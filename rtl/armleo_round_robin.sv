==> flow/design.v <==
module armleo_round_robin(
    clk, rst_n, request, grant, ack, grant_idx
);
input logic clk;
input logic rst_n;
parameter WIDTH = 4;
localparam WIDTH_CLOG2 = $clog2(WIDTH);
input logic                 ack;      
input logic [WIDTH-1:0]     request;
logic [WIDTH_CLOG2-1:0]     rotation;  
logic [WIDTH_CLOG2-1:0]     rotation_nxt;  
logic [WIDTH-1:0]           rotated_req;  
logic [WIDTH-1:0]           rotated_grant;  
output logic [WIDTH-1:0]    grant;  
output logic [WIDTH_CLOG2-1:0] grant_idx;
logic found_priority;
always_ff @(posedge clk) begin
    if(!rst_n) begin
        rotation <= 0;
    end else begin
        if(ack) begin
            rotation <= rotation_nxt;
        end
    end
end
integer i;
always_comb begin
    rotated_req = {request, request} >> rotation;
    found_priority = 0;
    rotated_grant = 0;
    rotation_nxt = rotation;
    for (i = 0; i < WIDTH; i = i + 1) begin
        if(!found_priority && rotated_req[i]) begin
            rotated_grant[i] = 1;
            rotation_nxt = (rotation + i + 1) % WIDTH;
            found_priority = 1;
        end
    end
    grant = ({rotated_grant, rotated_grant} << rotation) >> WIDTH;
    grant_idx = 0;
    for (int i = 0; i < WIDTH; i++) begin
        if (grant[i]) begin
            grant_idx = i[WIDTH_CLOG2-1:0];
        end
    end
end
endmodule
# Reports on armleo_round_robin
# The steps from the RTL of armleo_round_robin to its reports follow in flow order.
# Lines are those of the file above, counted from 1.
# Not given: -
[inputs]
top = "armleo_round_robin"
clock_port = "clk"
library = "sky130hd"
corner = "tt_025C_1v80"

# Word level
# Yosys after proc, flatten, opt, wreduce and memory -nomap, before mapping. Memory bits, and registers merged into a memory's read port (data or address), are not among the register bits. Print and check cells are not counted.
[bits]
regBits = 2
latchBits = 0
mem_bits_rw = 0
mem_bits_ro = 0
clocked_rd_ports_x_width = 0
n_memories = 0
out_inout_bits = 6
wordCells = 31
[op_classes]
addsub = 7
n_mul = 0
div_mod_pow = 0
n_cmp = 0
eq_ne = 0
shift = 2
mux = 13
bitwise = 0
n_reduce_logical = 8
[ops]
columns = ["operator", "count"]
rows = [
  ["2-to-1 mux 2 bit", 6],
  ["adder 2 x 1 -> 2 bit (second input constant)", 5],
  ["left shift 8 x 2 -> 8 bit", 1],
  ["right shift 8 x 2 -> 4 bit", 1],
  ["2-to-1 mux 1 bit", 7],
  ["adder 2 bit (second input constant)", 2],
  ["nonzero test 4 bit", 1],
  ["logical AND 1 bit", 3],
  ["zero test 1 bit", 3],
  ["AND reduction 2 bit", 1],
]

# Logic depth
# Yosys ltp: most cells in a row. Word level: on the elaborated netlist, between registers, memories and ports. Mapped: between sequential cells and ports; inverters and the memories' decode and read muxes count.
[depth]
depth_word = 15
ABC_AREA = 0
depth_mapped = 6

# After synthesis
# Source: synth_stat.txt of the flow (Yosys; design flattened, memories mapped). It holds for the ABC_AREA given above (unset counts as 0); a run with the other value may have another netlist.
[types]
columns = ["type", "count"]
rows = [
  ["sky130_fd_sc_hd__dfxtp_1", 2],
  ["sky130_fd_sc_hd__nand2_1", 9],
  ["sky130_fd_sc_hd__mux2_4", 2],
  ["sky130_fd_sc_hd__o41ai_4", 1],
  ["sky130_fd_sc_hd__o221ai_1", 3],
  ["sky130_fd_sc_hd__a211oi_2", 2],
  ["sky130_fd_sc_hd__a21oi_1", 5],
  ["sky130_fd_sc_hd__buf_6", 2],
  ["sky130_fd_sc_hd__mux2i_1", 2],
  ["sky130_fd_sc_hd__buf_4", 2],
  ["sky130_fd_sc_hd__inv_1", 4],
  ["sky130_fd_sc_hd__o211ai_1", 2],
  ["sky130_fd_sc_hd__o21ai_1", 3],
  ["sky130_fd_sc_hd__nand2b_1", 2],
  ["sky130_fd_sc_hd__nor4_2", 1],
  ["sky130_fd_sc_hd__or2_1", 2],
  ["sky130_fd_sc_hd__o21bai_2", 1],
  ["sky130_fd_sc_hd__buf_2", 2],
]
# Not listed: further types 9, cells in them 9.
[synth_totals]
cell_count = 56
mapped_area_um2 = 431.7
ffs = 2

# Timing after synthesis
# Path of least setup slack by OpenSTA after synthesis, without wires, with an ideal clock, recovery checks aside; 20% of the period is set as input and as output delay. Where synthesis merged equal registers, the netlist keeps one of their names.
[synth_path]
path_type = "input -> output"
startpoint = "in request[0]"
endpoint = "out grant_idx[1]"
period_ns = 2.01
in_delay_ns = 0.402
output_delay_ns = 0.402
arrival_ns = 1.102
required_ns = 1.608
path_slack_ns = 0.506
path_delay_ns = 0.700
stages = 5
period_less_setup_slack_ns = 1.504
# "path_delay_ns" is the arrival time less input delay plus setup time.
# A path that ends at an output port has no setup time.
# "stages": output pins that drive a net of the path, with the launching flip-flop's if there is one; two outputs of one cell count as two.
# "period_less_setup_slack_ns" = period - worst setup slack (recovery checks aside). The figure is calculated, with input and output delays left at 20% of the set period.
# Between the ends stands the longest chain of elaborated cells between them, by number of cells; it is not shown to be the way that was timed. Of several equally long chains one is given.
# A line is the first line of the expression or statement that the cell stems from. Yosys adds cells for indexed reads and writes and turns some case tables into memories.
[synth_via]
cell_sequence = "sky130_fd_sc_hd__buf_2 > sky130_fd_sc_hd__or2_1 > sky130_fd_sc_hd__a21oi_1 > sky130_fd_sc_hd__o21ai_1 > sky130_fd_sc_hd__nand2_1"
elab_chain_len = 14
[synth_lines]
columns = ["item", "line_no", "rtl"]
rows = [
  ["start, declared", 9, "input logic [WIDTH-1:0]     request;"],
  ["right shift 8 x 2 -> 4 bit", 28, "rotated_req = {request, request} >> rotation;"],
  ["2-to-1 mux 1 bit", 33, "if(!found_priority && rotated_req[i]) begin"],
  ["zero test 1 bit", 33, ""],
  ["logical AND 1 bit", 33, ""],
  ["2-to-1 mux 1 bit", 33, ""],
  ["zero test 1 bit", 33, ""],
  ["logical AND 1 bit", 33, ""],
  ["2-to-1 mux 1 bit", 33, ""],
  ["zero test 1 bit", 33, ""],
  ["logical AND 1 bit", 33, ""],
  ["2-to-1 mux 1 bit", 33, ""],
  ["left shift 8 x 2 -> 8 bit", 39, "grant = ({rotated_grant, rotated_grant} << rotation) >> WIDTH;"],
  ["2-to-1 mux 2 bit x2", 42, "if (grant[i]) begin"],
  ["end, declared", 15, "output logic [WIDTH_CLOG2-1:0] grant_idx;"],
]

# Path in the finished layout
# From the final timing report of entry B: the path of least setup slack in the routed layout; clock arrival at registers is part of the times.
[layout_path]
path_type = "register -> register"
startpoint = "reg rotation[1]"
endpoint = "reg rotation[0]"
period_ns = 0.981
arrival_ns = 1.47
required_ns = 1.05
path_slack_ns = -0.42
stages = 6
# Between the ends stands the longest chain of elaborated cells between them, by number of cells; it is not shown to be the way that was timed. Of several equally long chains one is given.
[layout_via]
cell_sequence = "sky130_fd_sc_hd__dfxtp_4 > sky130_fd_sc_hd__buf_6 > sky130_fd_sc_hd__mux2_4 > sky130_fd_sc_hd__o41ai_4 > sky130_fd_sc_hd__a211oi_2 > sky130_fd_sc_hd__mux2i_1"
elab_chain_len = 12
[layout_lines]
columns = ["item", "line_no", "rtl"]
rows = [
  ["start, declared", 10, "logic [WIDTH_CLOG2-1:0]     rotation;"],
  ["start, assigned", 19, "rotation <= 0;"],
  ["start, assigned", 22, "rotation <= rotation_nxt;"],
  ["right shift 8 x 2 -> 4 bit", 28, "rotated_req = {request, request} >> rotation;"],
  ["2-to-1 mux 1 bit", 33, "if(!found_priority && rotated_req[i]) begin"],
  ["zero test 1 bit", 33, ""],
  ["logical AND 1 bit", 33, ""],
  ["2-to-1 mux 1 bit", 33, ""],
  ["zero test 1 bit", 33, ""],
  ["logical AND 1 bit", 33, ""],
  ["2-to-1 mux 1 bit", 33, ""],
  ["zero test 1 bit", 33, ""],
  ["logical AND 1 bit", 33, ""],
  ["nonzero test 4 bit", "-", ""],
  ["AND reduction 2 bit", "-", ""],
  ["end, assigned", 19, ""],
  ["end, assigned", 22, ""],
  ["end, declared", 10, ""],
]

# Flow measurements of armleo_round_robin on sky130hd: 2 stored runs with different settings, listed in no order. Input and output delays are each 20% of the period that was set; the output load is 0.01 pF.
# "clock_period_reached_ns" means the clock period less the worst setup slack. The figure is calculated, with input and output delays left at 20% of the set period.
# By "design_power_uw" is meant OpenSTA's value without simulated activity: inputs other than the clock are taken to toggle once in ten clock periods, and the tool carries that through the logic.

[[run]]
name = "entry A"
[run.settings]
period_ns = 1.86
CORE_UTILIZATION = 54
SETUP_SLACK_MARGIN = 0.26
SLEW_MARGIN = 0
CAP_MARGIN = 20
CORE_MARGIN = 2
[run.results]
outcome = "no results, floorplanning failed with PDN-0185"

[[run]]
name = "entry B"
[run.settings]
period_ns = 0.981
CAP_MARGIN = 20
CORE_MARGIN = 2
CORE_UTILIZATION = 40
SLEW_MARGIN = 20
[run.results]
hold_ws_ns = 0.646
layout_utilization_pct = 71.7
design_power_uw = 778.2
clock_period_reached_ns = 1.397
synthesis_area_um2 = 431.7
worstSetupSlack_ns = -0.416
stdcell_area_um2 = 690.7
design.die.area_um2 = 1357.9
